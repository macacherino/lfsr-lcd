==> flow/design.v <==
module lfsr_gen
    #(
        parameter DEF_SEED  = 300                                                            
    )
    (
        output reg [15 : 0]   o_LFSR                                                    ,    
        input      [15 : 0]   i_seed                                                    ,    
        input                 i_valid                                                   ,    
        input                 i_clk                                                     ,    
        input                 i_rst                                                     ,    
        input                 i_soft_reset                                                   
    );
    wire feedback           = o_LFSR[15] ^ (o_LFSR[14 : 0] == 'd0)                      ;    
    always @(posedge i_clk or posedge i_rst) begin
        if (i_rst) begin
            o_LFSR         <= DEF_SEED                                                  ;    
        end else begin
            if (i_soft_reset) begin
                o_LFSR     <= i_seed                                                    ;    
            end else if (i_valid) begin                                                      
                o_LFSR[0 ] <= feedback                                                  ;
                o_LFSR[1 ] <= o_LFSR[0 ]                                                ;
                o_LFSR[2 ] <= o_LFSR[1 ] ^ feedback                                     ;
                o_LFSR[3 ] <= o_LFSR[2 ] ^ feedback                                     ;
                o_LFSR[4 ] <= o_LFSR[3 ]                                                ;
                o_LFSR[5 ] <= o_LFSR[4 ] ^ feedback                                     ;
                o_LFSR[6 ] <= o_LFSR[5 ]                                                ;
                o_LFSR[7 ] <= o_LFSR[6 ]                                                ;
                o_LFSR[8 ] <= o_LFSR[7 ]                                                ;    
                o_LFSR[9 ] <= o_LFSR[8 ]                                                ;
                o_LFSR[10] <= o_LFSR[9 ]                                                ;
                o_LFSR[11] <= o_LFSR[10]                                                ;
                o_LFSR[12] <= o_LFSR[11]                                                ;
                o_LFSR[13] <= o_LFSR[12]                                                ;
                o_LFSR[14] <= o_LFSR[13]                                                ;
                o_LFSR[15] <= o_LFSR[14]                                                ;
            end else begin                                                                   
                o_LFSR     <= o_LFSR                                                    ;    
            end
        end
    end
endmodule
# Reports on lfsr_gen
# The steps from the RTL of lfsr_gen to its reports follow in flow order.
# Lines are those of the file above, counted from 1.
# Cell names lack the library's common part.
# The mark n/a stands for no value.
dict set report inputs {
  top {lfsr_gen}
  clock_port {i_clk}
  cell_library {sky130hd}
  lib_corner {tt_025C_1v80}
}

# Word level
# Counts by Yosys on the flattened word-level netlist (proc, flatten, opt, wreduce; memories kept). Register bits leave out memories and registers merged into their read ports (data or address). Print and check cells are left out. Cells with the same type and inputs are merged into one.
dict set report op_classes {
  muxes 32
  logic 4
  reduce_and_logical 2
}
# operator n
set op_table {}
lappend op_table {{2-to-1 mux 1 bit} 32}
lappend op_table {{zero test 15 bit} 1}
lappend op_table {{XOR 1 bit} 4}
lappend op_table {{nonzero test 2 bit} 1}
dict set report word_totals {
  ff_bits 16
  inputBits 20
  elab_cells 39
}

# Depth
# Longest topological path by Yosys (ltp), each cell counted once; first at word level (registers and memories cut), then after technology mapping (sequential cells cut; the memories' decode and read muxes count).
dict set report logic_depth {
  word_depth 5
  abc_area 0
  ltp_mapped 5
}

# After synthesis
# The flow's flattened synthesis, as Yosys stat reports it; memories are mapped. The netlist is that of the ABC_AREA named above (0 if unset); the other value can give another one.
dict set report mapped {
  mapped_cells 94
  yosys_area_um2 902.1
  flip_flops 16
}
# cell n area_total_um2
set by_type {}
lappend by_type {dfrtp_1 12 300.288}
lappend by_type {mux2i_1 12 120.115}
lappend by_type {dfstp_2 4 105.101}
lappend by_type {o21ai_0 15 75.072}
lappend by_type {nand4b_1 7 61.309}
lappend by_type {nand2_1 15 56.304}
lappend by_type {mux2_2 3 33.782}
lappend by_type {nor2b_1 4 25.024}
lappend by_type {nand3_1 4 20.019}
lappend by_type {nand2b_1 3 18.768}
lappend by_type {clkbuf_1 4 15.014}
lappend by_type {nor4_1 2 12.512}
lappend by_type {nor4_2 1 12.512}
lappend by_type {or4b_1 1 10.01}
lappend by_type {nor3b_1 1 7.507}
lappend by_type {nand4_1 1 6.256}
lappend by_type {a21oi_1 1 5.005}
lappend by_type {buf_2 1 5.005}
# Not listed: further types 3, cells in them 3.

# Worst setup path after synthesis
# Path of least setup slack by OpenSTA after synthesis, without wires, with an ideal clock, recovery checks aside; 20% of the period is set as input and as output delay. Where synthesis merged equal registers, the netlist keeps one of their names.
dict set report synth_path {
  path_type {register -> register}
  start {register o_LFSR[7]}
  end {register o_LFSR[0]}
  tclk_ps 2320
  t_first_pin_ps 0
  arrival_ps 1502
  required_ps 2251
  slack_ps 749
  path_delay_ps 1571
  path_stages 5
  path_buffers 0
  period_less_setup_slack_ps 1571
}
# "path_delay_ps" is the arrival time less input delay plus setup time.
# "path_stages" counts driving pins, that of a launching flip-flop among them; a cell with two outputs on the path counts twice.
# "period_less_setup_slack_ps" is the clock period less the worst setup slack; recovery checks do not enter. This is arithmetic on one report: input and output delays are still those of the set period (20% each).
# Between the ends stands the longest chain of elaborated cells between them, by number of cells; it is not shown to be the way that was timed. Of several equally long chains one is given.
# Each line given opens the expression or statement behind the cell; cells for indexed reads and writes are added by Yosys, which also makes memories of some case tables.
# A register here has more assigning lines than the two given.
dict set report synth_between {
  path_cell_list {dfrtp_1 > nor4_1 > nand4_1 > or4b_1 > nand3_1}
  elab_chain_cells 4
  cells_between 4
  cone_lines 3
  cone_classes {mux: 2; logic: 1; reduce/logical: 1}
}
# item line
set synth_lines {}
lappend synth_lines {{from (decl)} 6} ;# output reg [15 : 0]   o_LFSR                                                    ,
lappend synth_lines {{from (assign)} 19} ;# o_LFSR     <= i_seed                                                    ;
lappend synth_lines {{from (assign)} 28} ;# o_LFSR[7 ] <= o_LFSR[6 ]                                                ;
lappend synth_lines {{zero test 15 bit} 13} ;# wire feedback           = o_LFSR[15] ^ (o_LFSR[14 : 0] == 'd0)                      ;
lappend synth_lines {{XOR 1 bit} 13}
lappend synth_lines {{2-to-1 mux 1 bit} 20} ;# end else if (i_valid) begin
lappend synth_lines {{2-to-1 mux 1 bit} 18} ;# if (i_soft_reset) begin
lappend synth_lines {{to (assign)} 19}
lappend synth_lines {{to (assign)} 21} ;# o_LFSR[0 ] <= feedback                                                  ;
lappend synth_lines {{to (decl)} 6}

# Timing after layout
# From the final timing report of entry A: the path of least setup slack in the routed layout; clock arrival at registers is part of the times.
# The report prints the path's times to 10 ps; the period is as set.
dict set report layout_path {
  path_type {register -> register}
  start {register o_LFSR[10]}
  end {register o_LFSR[0]}
  tclk_ps 1350
  t_first_pin_ps 280
  arrival_ps 1660
  required_ps 1580
  slack_ps -80
  path_stages 6
  path_buffers 1
}
# Between the ends stands the longest chain of elaborated cells between them, by number of cells; it is not shown to be the way that was timed. Of several equally long chains one is given.
# A register here has more assigning lines than the two given.
dict set report layout_between {
  path_cell_list {dfrtp_1 > buf_4 > nor3_2 > nand4_1 > or4b_1 > nand3_1}
  elab_chain_cells 4
  cells_between 4
  cone_lines 3
  cone_classes {mux: 2; logic: 1; reduce/logical: 1}
}
# item line
set layout_lines {}
lappend layout_lines {{from (decl)} 6} ;# output reg [15 : 0]   o_LFSR                                                    ,
lappend layout_lines {{from (assign)} 19} ;# o_LFSR     <= i_seed                                                    ;
lappend layout_lines {{from (assign)} 31} ;# o_LFSR[10] <= o_LFSR[9 ]                                                ;
lappend layout_lines {{zero test 15 bit} 13} ;# wire feedback           = o_LFSR[15] ^ (o_LFSR[14 : 0] == 'd0)                      ;
lappend layout_lines {{XOR 1 bit} 13}
lappend layout_lines {{2-to-1 mux 1 bit} 20} ;# end else if (i_valid) begin
lappend layout_lines {{2-to-1 mux 1 bit} 18} ;# if (i_soft_reset) begin
lappend layout_lines {{to (assign)} 19}
lappend layout_lines {{to (assign)} 21} ;# o_LFSR[0 ] <= feedback                                                  ;
lappend layout_lines {{to (decl)} 6}

; Module lfsr_gen, platform sky130hd: 2 stored runs of the flow (Yosys, OpenROAD) with differing settings, in no particular order. Input and output delays are each 20% of the period that was set; the output load is 0.01 pF.
; "period_reached_ps" = clock period - worst setup slack. The figure is calculated, with input and output delays left at 20% of the set period.
; "power.total_w": no workload was simulated; the value follows from the tool's default switching activity.

[entry A: settings]
period_ns = 1.35
CORE_UTILIZATION = 37
HOLD_SLACK_MARGIN = 0.01
CORE_ASPECT_RATIO = 1.04
TNS_END_PERCENT = 60
GPL_TIMING_DRIVEN = 1
CAP_MARGIN = 20
CORE_MARGIN = 2
SLEW_MARGIN = 20
[entry A: results]
yosys.chip_area_um2 = 902.1
total_die_area_um2 = 2849.3
period_reached_ps = 1433
worst_setup_slack_ps = -83
power.total_w = 0.00137
layout_stdcell_area_um2 = 1498.9

[entry B: settings]
period_ns = 3.08
CORE_UTILIZATION = 35
SETUP_SLACK_MARGIN = 0.22
PLACE_DENSITY_LB_ADDON = 0.22
HOLD_SLACK_MARGIN = 0.24
ABC_AREA = 0
GPL_ROUTABILITY_DRIVEN = 1
CTS_CLUSTER_SIZE = 25
CAP_MARGIN = 40
SLEW_MARGIN = 25
MIN_ROUTING_LAYER = met2
CORE_MARGIN = 2
[entry B: results]
worst_setup_slack_ps = 1038
period_reached_ps = 2042
yosys.chip_area_um2 = 902.1
total_die_area_um2 = 2999.8
power.total_w = 0.0005655
layout_stdcell_area_um2 = 1317.5
